==> flow/design.v <==
module AverageCapture #(
    parameter PIXEL_WIDTH = 8
)
(clk,arstn,din_data,din_valid,dout_valid,dout_data);
input clk;
input arstn;
input [PIXEL_WIDTH+4-1:0]din_data;
input din_valid;
output dout_valid;
output [PIXEL_WIDTH+4-1:0]dout_data;
reg tvalid_delay0;
reg tvalid_delay1;
reg [PIXEL_WIDTH+4-1:0]data_delay0;
reg [PIXEL_WIDTH+4-1:0]data_delay1;
reg [PIXEL_WIDTH+4-1:0]data_reg;
reg dout_valid_reg;
assign dout_valid = dout_valid_reg;
assign dout_data = data_reg;
always@(posedge clk or negedge arstn)
    begin
        if(~arstn)
            begin
                tvalid_delay0 <= 0;
                tvalid_delay1 <= 0;
                data_delay0 <= 0;
                data_delay1 <= 0;
            end
        else
            begin
                tvalid_delay0 <= din_valid;
                tvalid_delay1 <= tvalid_delay0;
                data_delay0 <= din_data;
                data_delay1 <= data_delay0;
            end        
    end
always@(posedge clk or negedge arstn)
    begin
        if(~arstn)
            begin
                data_reg <= 0;
                dout_valid_reg <= 0;
            end
        else
            begin
                if(tvalid_delay0)
                    begin
                        data_reg <= data_delay0;
                        dout_valid_reg <= 1'b1;
                    end
                else if(~tvalid_delay0 & tvalid_delay1)
                    begin
                        data_reg <= data_delay0;
                        dout_valid_reg <= 1'b1;
                    end
                else
                    begin
                        dout_valid_reg <= 1'b0;
                    end
            end
    end
endmodule
* Reports on AverageCapture
What the tools print for AverageCapture, step after step.
Line numbers count from 1 in the design file above.
Cell names lack the library's common part.
The mark - stands for no value.
- Design top :: AverageCapture
- Clock input :: clk
- Cell library :: sky130hd
- Corner :: tt_025C_1v80

* After elaboration
Source: Yosys, flattened and elaborated, memories not mapped. Widths are those after wreduce. Registers that Yosys merges into a memory's read port (data or address) are not register bits. Print and check cells do not count. Equal cells are merged and count once.
- Bits in registers :: 27
- Latch bits :: 0
- Memory bits (writable) :: 0
- Bits in read-only memories :: 0
- Word width x clocked read ports :: 0
- Memory cells :: 0
- Output and inout bits :: 13
- Add/sub/neg operators :: 0
- Multiply operators :: 0
- Divide/modulo/power cells :: 0
- Order comparisons :: 0
- Eq/ne operators :: 0
- Shifts and indexed selects :: 0
- Muxes and demuxes :: 4
- Bitwise operators :: 2
- Reduce/logical cells :: 1
** Operators by type and width (count)
- two-way mux 12 bit :: 2
- nonzero test 2 bit :: 1
- two-way mux 1 bit :: 2
- bitwise AND 1 bit :: 1
- inverter 1 bit :: 1

* Logic depth
Longest topological path by Yosys (ltp), each cell counted once; first at word level (registers and memories cut), then after technology mapping (sequential cells cut; the memories' decode and read muxes count).
- Depth in word-level cells :: 4
- ABC_AREA :: 0
- Gate-level depth with buffers :: 3
- Mapped depth without buffers :: 2

* Mapped cells and area
The flow's flattened synthesis, as Yosys stat reports it; memories are mapped. The netlist is that of the ABC_AREA named above (0 if unset); the other value can give another one.
- Standard cells after synthesis :: 42
- Mapped area :: 879.6 µm²
- Sequential area :: 675.6 µm²
- Flip-flop cells :: 27
- Buffers :: 1
** Cell types
- dfrtp_1 :: count 27, area in all 675.648 µm²
- mux2_4 :: count 9, area in all 135.13 µm²
- mux2_2 :: count 3, area in all 33.782 µm²
- buf_12 :: count 1, area in all 20.019 µm²
- nor2_4 :: count 1, area in all 11.261 µm²
- inv_1 :: count 1, area in all 3.754 µm²

* Path before layout
Source: OpenSTA report_checks on the synthesized netlist (no wires, ideal clock, input and output delay 20% of the period each), path of least setup slack; recovery checks are left aside. Register names are those of the netlist, which keeps one name where synthesis merged equal registers.
- Path type :: flip-flop to flip-flop
- Start :: register tvalid_delay1
- End :: register data_reg[10]
- Clock period :: 1.35 ns
- Library setup time :: 0.125 ns
- Launch time at the first pin :: 0.000 ns
- Arrival :: 0.978 ns
- Data required time :: 1.225 ns
- Path slack :: 0.247 ns
- Path delay :: 1.103 ns
- Stages on the path :: 4
- Path buffers :: 1
- Period reached after synthesis :: 1.103 ns
"path delay" is the arrival time less input delay plus setup time.
"stages on the path": output pins that drive a net of the path, with the launching flip-flop's if there is one; two outputs of one cell count as two.
"period reached after synthesis" = period - worst setup slack (recovery checks aside). The figure is calculated, with input and output delays left at 20% of the set period.
The rows between start and end are the longest chain of elaborated cells between them; the timing report does not say that the signal goes this way. Where chains are equally long, one stands for them.
Each line given opens the expression or statement behind the cell; cells for indexed reads and writes are added by Yosys, which also makes memories of some case tables.
At most two assigning lines are given for a register; there are more.
- Path through :: dfrtp_1 -> nor2_4 -> buf_12 -> mux2_4
- Cells in the longest elaborated chain :: 3
- Elaborated cells between the ends (all ways) :: 4
- Source lines of those cells :: 2
- Those cells by class :: mux (2); logic (1); reduce/logical (1)
** Ends and longest elaborated chain, post-synthesis
- start, declared :: line 12 : reg tvalid_delay1;
- start, assigned :: line 24 : tvalid_delay1 <= 0;
- start, assigned :: line 31 : tvalid_delay1 <= tvalid_delay0;
- bitwise AND 1 bit :: line 50 : else if(~tvalid_delay0 & tvalid_delay1)
- two-way mux 12 bit :: line 50
- two-way mux 12 bit :: line 45 : if(tvalid_delay0)
- end, assigned :: line 47 : data_reg <= data_delay0;
- end, assigned :: line 52 : data_reg <= data_delay0;
- end, declared :: line 15 : reg [PIXEL_WIDTH+4-1:0]data_reg;

* Timing after layout
From the final timing report of run A: the path of least setup slack in the routed layout; clock arrival at registers is part of the times.
- Path type :: flip-flop to output port
- Start :: register data_reg[4]
- End :: output port dout_data[4]
- Clock period :: 1.36 ns
- External output delay :: 0.27 ns
- Launch time at the first pin :: 0.31 ns
- Arrival :: 1.00 ns
- Data required time :: 1.09 ns
- Path slack :: 0.08 ns
- Stages on the path :: 2
- Path buffers :: 1
At most two assigning lines are given for a register; there are more.
- Path through :: dfrtp_1 -> dlygate4sd2_1
- Cells in the longest elaborated chain :: 0
- Elaborated cells between the ends (all ways) :: 0
- Source lines of those cells :: 0
** Ends and longest elaborated chain, after layout
- start, declared :: line 15 : reg [PIXEL_WIDTH+4-1:0]data_reg;
- start, assigned :: line 47 : data_reg <= data_delay0;
- start, assigned :: line 52 : data_reg <= data_delay0;
- end, declared :: line 10 : output [PIXEL_WIDTH+4-1:0]dout_data;

--- measured runs ---
Settings and measured results of 2 stored flow runs for module AverageCapture (sky130hd), not sorted in any way. The constraints put input and output delay at 20% of the set period each and load the outputs with 0.01 pF.
"achieved period": clock period set for the run, less the worst setup slack. It is reckoned from that one timing run; input and output delays stay at 20% of the period that was set.
"time of the worst setup path" = time allowed to the worst setup path (clock period - input delay - output delay, where it has them) - its slack; a late launch clock adds to it, a late capture clock takes from it.
"total design power" is the tool's figure for a default switching activity; nothing was simulated.

* Run A
** Files
==> flow/run.sh <==
#!/bin/bash
# the make line also repeats the synthesis and layout settings of config.mk as NAME=value (left out here)
make -C /OpenROAD-flow-scripts/flow DESIGN_CONFIG=/design/flow/config.mk WORK_HOME=/design/flow/orfs CLKGATE_MAP_FILE= finish
==> flow/config.mk <==
export PLATFORM = sky130hd
export DESIGN_NAME = AverageCapture
export DESIGN_NICKNAME = AverageCapture
export VERILOG_FILES = /design/flow/design.v
export SDC_FILE = /design/flow/constraint.sdc
export NUM_CORES = 4
export LEC_CHECK = 0
export CAP_MARGIN = 20
export CORE_MARGIN = 2
export CORE_UTILIZATION = 45
export CTS_CLUSTER_DIAMETER = 370
export GPL_ROUTABILITY_DRIVEN = 1
export GPL_TIMING_DRIVEN = 0
export MAX_ROUTING_LAYER = met5
export MIN_ROUTING_LAYER = met1
export PLACE_DENSITY = 0.44
export SLEW_MARGIN = 20
==> flow/constraint.sdc <==
create_clock -name core_clock -period 1.36 [get_ports {clk}]
set_input_delay 0.2720 -clock core_clock [delete_from_list [all_inputs] [get_ports {clk}]]
set_output_delay 0.2720 -clock core_clock [all_outputs]
set_load 0.01 [all_outputs]
** Results
- Time of the worst setup path :: 1.00 ns
- Worst setup path type :: flip-flop to output port
- Netlist area reported by Yosys :: 879.6 µm²
- Die area :: 2324.2 µm²
- Setup slack of the critical path :: 0.083 ns
- Total negative slack on setup checks :: 0.000 ns
- Standard-cell area of the final layout :: 1196.2 µm²
- Utilization after routing :: 67.1 %
- Achieved period :: 1.277 ns
- Total design power :: 1.376 mW

* Run B
** Files
==> flow/run.sh <==
#!/bin/bash
# the make line also repeats the synthesis and layout settings of config.mk as NAME=value (left out here)
make -C /OpenROAD-flow-scripts/flow DESIGN_CONFIG=/design/flow/config.mk WORK_HOME=/design/flow/orfs CLKGATE_MAP_FILE= finish
==> flow/config.mk <==
export PLATFORM = sky130hd
export DESIGN_NAME = AverageCapture
export DESIGN_NICKNAME = AverageCapture
export VERILOG_FILES = /design/flow/design.v
export SDC_FILE = /design/flow/constraint.sdc
export NUM_CORES = 4
export LEC_CHECK = 0
export ABC_AREA = 0
export CAP_MARGIN = 20
export CELL_PAD_IN_SITES_DETAIL_PLACEMENT = 0
export CELL_PAD_IN_SITES_GLOBAL_PLACEMENT = 1
export CORE_MARGIN = 2
export CORE_UTILIZATION = 55
export CTS_CLUSTER_SIZE = 14
export GPL_TIMING_DRIVEN = 1
export HOLD_SLACK_MARGIN = -0.07
export MAX_ROUTING_LAYER = met4
export PLACE_DENSITY_LB_ADDON = 0.24
export SETUP_SLACK_MARGIN = 0.2
export SLEW_MARGIN = 20
==> flow/constraint.sdc <==
create_clock -name core_clock -period 0.729 [get_ports {clk}]
set_input_delay 0.1458 -clock core_clock [delete_from_list [all_inputs] [get_ports {clk}]]
set_output_delay 0.1458 -clock core_clock [all_outputs]
set_load 0.01 [all_outputs]
** Results
- Time of the worst setup path :: 1.12 ns
- Worst setup path type :: flip-flop to flip-flop
- Netlist area reported by Yosys :: 879.6 µm²
- Die area :: 1935.1 µm²
- Setup slack of the critical path :: -0.390 ns
- Total negative slack on setup checks :: -7.943 ns
- Standard-cell area of the final layout :: 1258.7 µm²
- Utilization after routing :: 83.6 %
- Achieved period :: 1.119 ns
- Total design power :: 2.660 mW
--- end ---
