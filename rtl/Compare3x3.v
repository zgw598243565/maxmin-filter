==> flow/design.v <==
module Compare3x3 #(
    parameter LINE_NUM = 3,
    parameter PIXEL_WIDTH = 14,
    parameter KX_WIDTH =3,
    parameter IMAGE_WIDTH = 128
)(clk,arstn,data_in,din_valid,data_out,dout_valid,mode);
function integer clogb2(input integer bit_depth);
    begin
        for(clogb2 = 0; bit_depth >0;clogb2 = clogb2 +1)
            bit_depth = bit_depth >> 1;
    end
endfunction
localparam CNT_WIDTH = clogb2(IMAGE_WIDTH-1);
localparam DATA_WIDTH = PIXEL_WIDTH*LINE_NUM;
input clk;
input arstn;
input [DATA_WIDTH-1:0]data_in;
input din_valid;
input mode;
output [PIXEL_WIDTH-1:0]data_out;
output dout_valid;
reg [PIXEL_WIDTH-1:0]k00_reg;
reg [PIXEL_WIDTH-1:0]k01_reg;
reg [PIXEL_WIDTH-1:0]k02_reg;
reg [PIXEL_WIDTH-1:0]k10_reg;
reg [PIXEL_WIDTH-1:0]k11_reg;
reg [PIXEL_WIDTH-1:0]k12_reg;
reg [PIXEL_WIDTH-1:0]k20_reg;
reg [PIXEL_WIDTH-1:0]k21_reg;
reg [PIXEL_WIDTH-1:0]k22_reg;
reg [CNT_WIDTH:0]cnt_reg;
reg [CNT_WIDTH:0]cnt;
always@(posedge clk or negedge arstn)
    begin
        if(~arstn)
            begin
                k00_reg <= 0;
                k01_reg <= 0;
                k02_reg <= 0;
            end
        else
            begin
                if(din_valid)
                    begin
                        k00_reg <= data_in[PIXEL_WIDTH-1:0];
                        k01_reg <= data_in[2*PIXEL_WIDTH-1:PIXEL_WIDTH];
                        k02_reg <= data_in[3*PIXEL_WIDTH-1:2*PIXEL_WIDTH];
                    end
            end
    end
always@(posedge clk or negedge arstn)
    begin
        if(~arstn)
            begin
                k10_reg <= 0;
                k11_reg <= 0;
                k12_reg <= 0;
            end
       else
            begin
                k10_reg <= k00_reg;
                k11_reg <= k01_reg;
                k12_reg <= k02_reg;
            end
    end
always@(posedge clk or negedge arstn)
    begin
        if(~arstn)
            begin
                k20_reg <= 0;
                k21_reg <= 0;
                k22_reg <= 0;
            end
         else
            begin
                k20_reg <= k10_reg;
                k21_reg <= k11_reg;
                k22_reg <= k12_reg;
            end
    end
reg [PIXEL_WIDTH-1:0]comp_delay_00;
reg [PIXEL_WIDTH-1:0]comp_delay_01;
reg [PIXEL_WIDTH-1:0]comp_delay_02;
reg [PIXEL_WIDTH-1:0]comp_delay_03;
reg [PIXEL_WIDTH-1:0]comp_delay_04;
always@(posedge clk or negedge arstn)
    begin
        if(~arstn)
            begin
                comp_delay_00 <= 0;
                comp_delay_01 <= 0;
                comp_delay_02 <= 0;
                comp_delay_03 <= 0;
                comp_delay_04 <= 0;
            end
        else
            begin
               if(mode == 1'b1)
                    begin
                        if(k00_reg > k01_reg)
                            comp_delay_00 <= k00_reg;
                        else
                            comp_delay_00 <= k01_reg;
                        if(k02_reg > k10_reg)
                            comp_delay_01 <= k02_reg;
                        else
                            comp_delay_01 <= k10_reg;
                        if(k11_reg > k12_reg)
                            comp_delay_02 <= k11_reg;
                        else
                            comp_delay_02 <= k12_reg;
                        if(k20_reg > k21_reg)
                            comp_delay_03 <= k20_reg;
                        else
                            comp_delay_03 <= k21_reg;
                        comp_delay_04 <= k22_reg;    
                    end
               else
                    begin
                        if(k00_reg > k01_reg)
                             comp_delay_00 <= k01_reg;
                        else
                            comp_delay_00 <= k00_reg;
                        if(k02_reg > k10_reg)
                            comp_delay_01 <= k10_reg;
                        else
                            comp_delay_01 <= k02_reg;
                        if(k11_reg > k12_reg)
                            comp_delay_02 <= k12_reg;
                        else
                            comp_delay_02 <= k11_reg;
                        if(k20_reg > k21_reg)
                            comp_delay_03 <= k21_reg;
                        else
                            comp_delay_03 <= k20_reg;
                        comp_delay_04 <= k22_reg;                    
                    end
            end
    end
reg [PIXEL_WIDTH-1:0]comp_delay_10;
reg [PIXEL_WIDTH-1:0]comp_delay_11;
reg [PIXEL_WIDTH-1:0]comp_delay_12;
always@(posedge clk or negedge arstn)
    begin
        if(~arstn)
            begin
                comp_delay_10 <= 0;
                comp_delay_11 <= 0;
                comp_delay_12 <= 0;
            end
        else
            begin
                if(mode == 1'b1)
                    begin
                        if(comp_delay_00 > comp_delay_01)
                            comp_delay_10 <= comp_delay_00;
                        else
                            comp_delay_10 <= comp_delay_01;
                        if(comp_delay_02 > comp_delay_03)
                            comp_delay_11 <= comp_delay_02;
                        else
                            comp_delay_11 <= comp_delay_03;
                        comp_delay_12 <= comp_delay_04;
                    end
                else
                    begin
                         if(comp_delay_00 > comp_delay_01)
                            comp_delay_10 <= comp_delay_01;
                         else
                            comp_delay_10 <= comp_delay_00;
                         if(comp_delay_02 > comp_delay_03)
                            comp_delay_11 <= comp_delay_03;
                         else
                            comp_delay_11 <= comp_delay_02;
                         comp_delay_12 <= comp_delay_04;                   
                    end
            end
    end
reg [PIXEL_WIDTH-1:0]comp_delay_20;
reg [PIXEL_WIDTH-1:0]comp_delay_21;
always@(posedge clk or negedge arstn)
    begin
        if(~arstn)
            begin
                comp_delay_20 <= 0;
                comp_delay_21 <= 0;
            end
        else
            begin
                if(mode == 1'b1)
                    begin
                        if(comp_delay_10 > comp_delay_11)
                           comp_delay_20 <= comp_delay_10;
                        else
                            comp_delay_20 <= comp_delay_11;
                        comp_delay_21 <= comp_delay_12;
                    end
                else
                    begin
                        if(comp_delay_10 > comp_delay_11)
                            comp_delay_20 <= comp_delay_11;
                        else
                            comp_delay_20 <= comp_delay_10;
                        comp_delay_21 <= comp_delay_12;
                    end
            end
    end
reg [PIXEL_WIDTH-1:0]comp_delay_30;            
always@(posedge clk or negedge arstn)
    begin
        if(~arstn)
            comp_delay_30 <= 0;
        else
            begin
                if(mode == 1'b1)
                    begin
                        if(comp_delay_20 > comp_delay_21)
                            comp_delay_30 <= comp_delay_20;
                        else
                            comp_delay_30 <= comp_delay_21;
                    end
                else
                    begin
                        if(comp_delay_20 > comp_delay_21)
                            comp_delay_30 <= comp_delay_21;
                        else
                            comp_delay_30 <= comp_delay_20;
                    end
            end
    end
assign data_out = comp_delay_30;
always@(posedge clk or negedge arstn)
    begin
        if(~arstn)
            cnt_reg <= 0;
        else
            cnt_reg <= cnt;
    end
always@(*)
    begin
        if(din_valid)
            begin 
                if(cnt_reg == IMAGE_WIDTH - 1)
                    cnt = 0;
                else
                    cnt = cnt_reg + 1'b1;  
            end
        else
            cnt = cnt_reg;
    end   
reg tvalid;
reg tvalid_delay_0;
reg tvalid_delay_1;
reg tvalid_delay_2;
reg tvalid_delay_3;
always@(posedge clk or negedge arstn)
    begin
        if(~arstn)
           tvalid <= 0;
        else 
            begin
                if(cnt == KX_WIDTH)
                    tvalid <= 1'b1;
                else if(cnt_reg == IMAGE_WIDTH - 1)
                    tvalid <= 1'b0;
                else
                    tvalid <= tvalid;
            end  
    end
always@(posedge clk or negedge arstn)
    begin
        if(~arstn)
            begin
                tvalid_delay_0 <= 0;
                tvalid_delay_1 <= 0;
                tvalid_delay_2 <= 0;
                tvalid_delay_3 <= 0;
            end
        else
            begin
                tvalid_delay_0 <= tvalid;
                tvalid_delay_1 <= tvalid_delay_0;
                tvalid_delay_2 <= tvalid_delay_1;
                tvalid_delay_3 <= tvalid_delay_2;
            end
    end
assign dout_valid = tvalid_delay_3;
endmodule
=== From RTL to reports: Compare3x3 ===
What the tools print for Compare3x3, step after step.
Lines are those of the file above, counted from 1.
Cell names lack the library's common part.
A cell with - has no value.

* Design top: Compare3x3
* Clock: clk
* Standard-cell library: sky130hd
* Library corner: tt_025C_1v80

=== After elaboration ===
Yosys after proc, flatten, opt, wreduce and memory -nomap, before mapping. Memory bits, and registers merged into a memory's read port (data or address), are not among the register bits. Print and check cells are not counted. Equal cells are merged and count once.

* Magnitude comparators: 8
* $add $sub $neg: 1
* Reduce/logical cells: 1
* Equality and inequality tests: 2
* Multiplexer cells: 28

{| class="wikitable"
|+ Operators by type and width
! operator !! number
|-
| 14-bit 2-to-1 mux || 24
|-
| 14-bit > comparator || 8
|-
| 8-bit 2-to-1 mux || 2
|-
| 8-bit by 1-bit adder with 8-bit output (second input constant) || 1
|-
| 8-bit by 2-bit equality test with 1-bit output (second input constant) || 1
|-
| 8-bit by 7-bit equality test with 1-bit output (second input constant) || 1
|-
| 2-bit nonzero test || 1
|-
| 1-bit 2-to-1 mux || 2
|}

* Register bits: 293
* Output and inout bits: 15
* Word-level cells: 66
* Input bits: 46

=== Logic depth ===
Yosys ltp: most cells in a row. Word level: on the elaborated netlist, between registers, memories and ports. Mapped: between sequential cells and ports; inverters and the memories' decode and read muxes count.

* Depth after elaboration: 5
* ABC_AREA: 0
* Gate-level depth with buffers: 10

=== Mapped cells and area ===
Source: synth_stat.txt of the flow (Yosys; design flattened, memories mapped). It holds for the ABC_AREA given above (unset counts as 0); a run with the other value may have another netlist.

* Cell area after synthesis: 14943.1 µm²
* Mapped flip-flops: 293
* Buffers: 77
* Mapped cells: 1395
* Sequential part of the area: 7332.0 µm²

{| class="wikitable"
|+ Cell types
! cell type !! number !! area in all (µm²)
|-
| dfrtp_1 || 293 || 7.33E+03
|-
| ha_1 || 113 || 1.41E+03
|-
| a221oi_1 || 109 || 954.666
|-
| mux2_2 || 55 || 619.344
|-
| a221o_1 || 53 || 530.509
|-
| inv_1 || 136 || 510.49
|-
| o21ai_0 || 82 || 410.394
|-
| a22oi_1 || 54 || 405.389
|-
| nand2_1 || 101 || 379.114
|-
| a21oi_1 || 51 || 255.245
|-
| clkbuf_1 || 58 || 217.709
|-
| nor2_1 || 46 || 172.666
|-
| nand4_1 || 27 || 168.912
|-
| nand3_1 || 27 || 135.13
|-
| o221ai_1 || 15 || 131.376
|-
| a22o_1 || 14 || 122.618
|-
| o21ai_1 || 17 || 85.082
|-
| o21a_1 || 10 || 75.072
|}

Not listed: further types 38, cells in them 134.

=== Worst setup path after synthesis ===
Path of least setup slack by OpenSTA after synthesis, without wires, with an ideal clock, recovery checks aside; 20% of the period is set as input and as output delay. Where synthesis merged equal registers, the netlist keeps one of their names.

* Kind: register to register
* From: register k00_reg[4]
* To: register comp_delay_00[10]
* Buffers on the path: 1
* Driving pins on the path: 9
* Slack: -0.145 ns
* Path delay: 2.465 ns
* Launch time at the first pin: 0.000 ns
* Data arrival time: 2.340 ns
* Period: 2.32 ns
* Synthesis period reached: 2.465 ns

"path delay" = arrival - input delay + setup time.
"driving pins on the path" counts driving pins, that of a launching flip-flop among them; a cell with two outputs on the path counts twice.
"synthesis period reached" is the clock period less the worst setup slack; recovery checks do not enter. This is arithmetic on one report: input and output delays are still those of the set period (20% each).
Between the ends stands the longest chain of elaborated cells between them, by number of cells; it is not shown to be the way that was timed. Of several equally long chains one is given.
A line is the first line of the expression or statement that the cell stems from. Yosys adds cells for indexed reads and writes and turns some case tables into memories.
At most two assigning lines are given for a register; there are more.

* Cell sequence: dfrtp_1 ha_1 a21oi_1 a21boi_0 o31ai_1 a21oi_1 o21ai_1 buf_4 mux2_2
* Cells in the longest elaborated chain: 3

{| class="wikitable"
|+ RTL lines, path after synthesis
! item !! line !! RTL
|-
| from (decl) || 22 || <nowiki>reg [PIXEL_WIDTH-1:0]k00_reg;</nowiki>
|-
| from (assign) || 37 || <nowiki>k00_reg <= 0;</nowiki>
|-
| from (assign) || 45 || <nowiki>k00_reg <= data_in[PIXEL_WIDTH-1:0];</nowiki>
|-
| 14-bit > comparator || 120 || <nowiki>if(k00_reg > k01_reg)</nowiki>
|-
| 14-bit 2-to-1 mux || 120 ||
|-
| 14-bit 2-to-1 mux || 98 || <nowiki>if(mode == 1'b1)</nowiki>
|-
| to (assign) || 101 || <nowiki>comp_delay_00 <= k00_reg;</nowiki>
|-
| to (assign) || 103 || <nowiki>comp_delay_00 <= k01_reg;</nowiki>
|-
| to (decl) || 81 || <nowiki>reg [PIXEL_WIDTH-1:0]comp_delay_00;</nowiki>
|}

=== Timing after layout ===
From the final timing report of job 1: the path of least setup slack in the routed layout; clock arrival at registers is part of the times.

* Kind: register to register
* From: register k02_reg[13]
* To: register comp_delay_01[7]
* Buffers on the path: 2
* Slack: 1.57 ns
* Period: 4.6 ns
* Driving pins on the path: 9
* Data arrival time: 3.40 ns
* Launch time at the first pin: 0.52 ns

Between the ends stands the longest chain of elaborated cells between them, by number of cells; it is not shown to be the way that was timed. Of several equally long chains one is given.
At most two assigning lines are given for a register; there are more.

* Cell sequence: dfrtp_1 ha_1 nand4_1 nor4_4 buf_4 o32ai_2 buf_4 a221oi_1 o21ai_1
* Cells in the longest elaborated chain: 3

{| class="wikitable"
|+ RTL lines, path after layout
! item !! line !! RTL
|-
| from (decl) || 24 || <nowiki>reg [PIXEL_WIDTH-1:0]k02_reg;</nowiki>
|-
| from (assign) || 39 || <nowiki>k02_reg <= 0;</nowiki>
|-
| from (assign) || 47 || <nowiki>k02_reg <= data_in[3*PIXEL_WIDTH-1:2*PIXEL_WIDTH];</nowiki>
|-
| 14-bit > comparator || 124 || <nowiki>if(k02_reg > k10_reg)</nowiki>
|-
| 14-bit 2-to-1 mux || 124 ||
|-
| 14-bit 2-to-1 mux || 98 || <nowiki>if(mode == 1'b1)</nowiki>
|-
| to (assign) || 105 || <nowiki>comp_delay_01 <= k02_reg;</nowiki>
|-
| to (assign) || 107 || <nowiki>comp_delay_01 <= k10_reg;</nowiki>
|-
| to (decl) || 82 || <nowiki>reg [PIXEL_WIDTH-1:0]comp_delay_01;</nowiki>
|}

Memo
Re: implementation data of Compare3x3

Flow measurements of Compare3x3 on sky130hd: 2 stored runs with different settings, listed in no order. Input and output delays are each 20% of the period that was set; the output load is 0.01 pF.
"period achieved" = clock period - worst setup slack. The figure is calculated, with input and output delays left at 20% of the set period.

=== Job 1 ===
{| class="wikitable"
! Setting !! Value
|-
| period_ns || 4.6
|-
| CORE_UTILIZATION || 46
|-
| CORE_MARGIN || 9
|-
| CELL_PAD_IN_SITES_GLOBAL_PLACEMENT || 3
|-
| TNS_END_PERCENT || 70
|-
| GPL_TIMING_DRIVEN || 1
|-
| GPL_ROUTABILITY_DRIVEN || 0
|-
| CAP_MARGIN || 35
|-
| MIN_ROUTING_LAYER || met1
|-
| SLEW_MARGIN || 20
|-
! Result !! Value
|-
| Period achieved || 3.030 ns
|-
| Final worst hold slack || 0.339 ns
|-
| Lowest setup slack || 1.570 ns
|-
| Cell area after synthesis || 14943.1 µm²
|-
| Total negative setup slack || 0.000 ns
|-
| Full die area || 39297.1 µm²
|-
| Utilization after layout || 54.7%
|}

=== Job 2 ===
{| class="wikitable"
! Setting !! Value
|-
| period_ns || 2.99
|-
| CORE_UTILIZATION || 17
|-
| PLACE_DENSITY_LB_ADDON || 0.14
|-
| CORE_ASPECT_RATIO || 1.49
|-
| CORE_MARGIN || 2
|-
| GPL_TIMING_DRIVEN || 0
|-
| CTS_CLUSTER_SIZE || 37
|-
| CTS_CLUSTER_DIAMETER || 277
|-
| SLEW_MARGIN || 25
|-
| MAX_ROUTING_LAYER || met4
|-
| CAP_MARGIN || 20
|-
! Result !! Value
|-
| Utilization after layout || 20.3%
|-
| Cell area after synthesis || 14943.1 µm²
|-
| Total negative setup slack || 0.000 ns
|-
| Full die area || 90335.2 µm²
|-
| Lowest setup slack || 0.110 ns
|-
| Final worst hold slack || 0.332 ns
|-
| Period achieved || 2.880 ns
|}
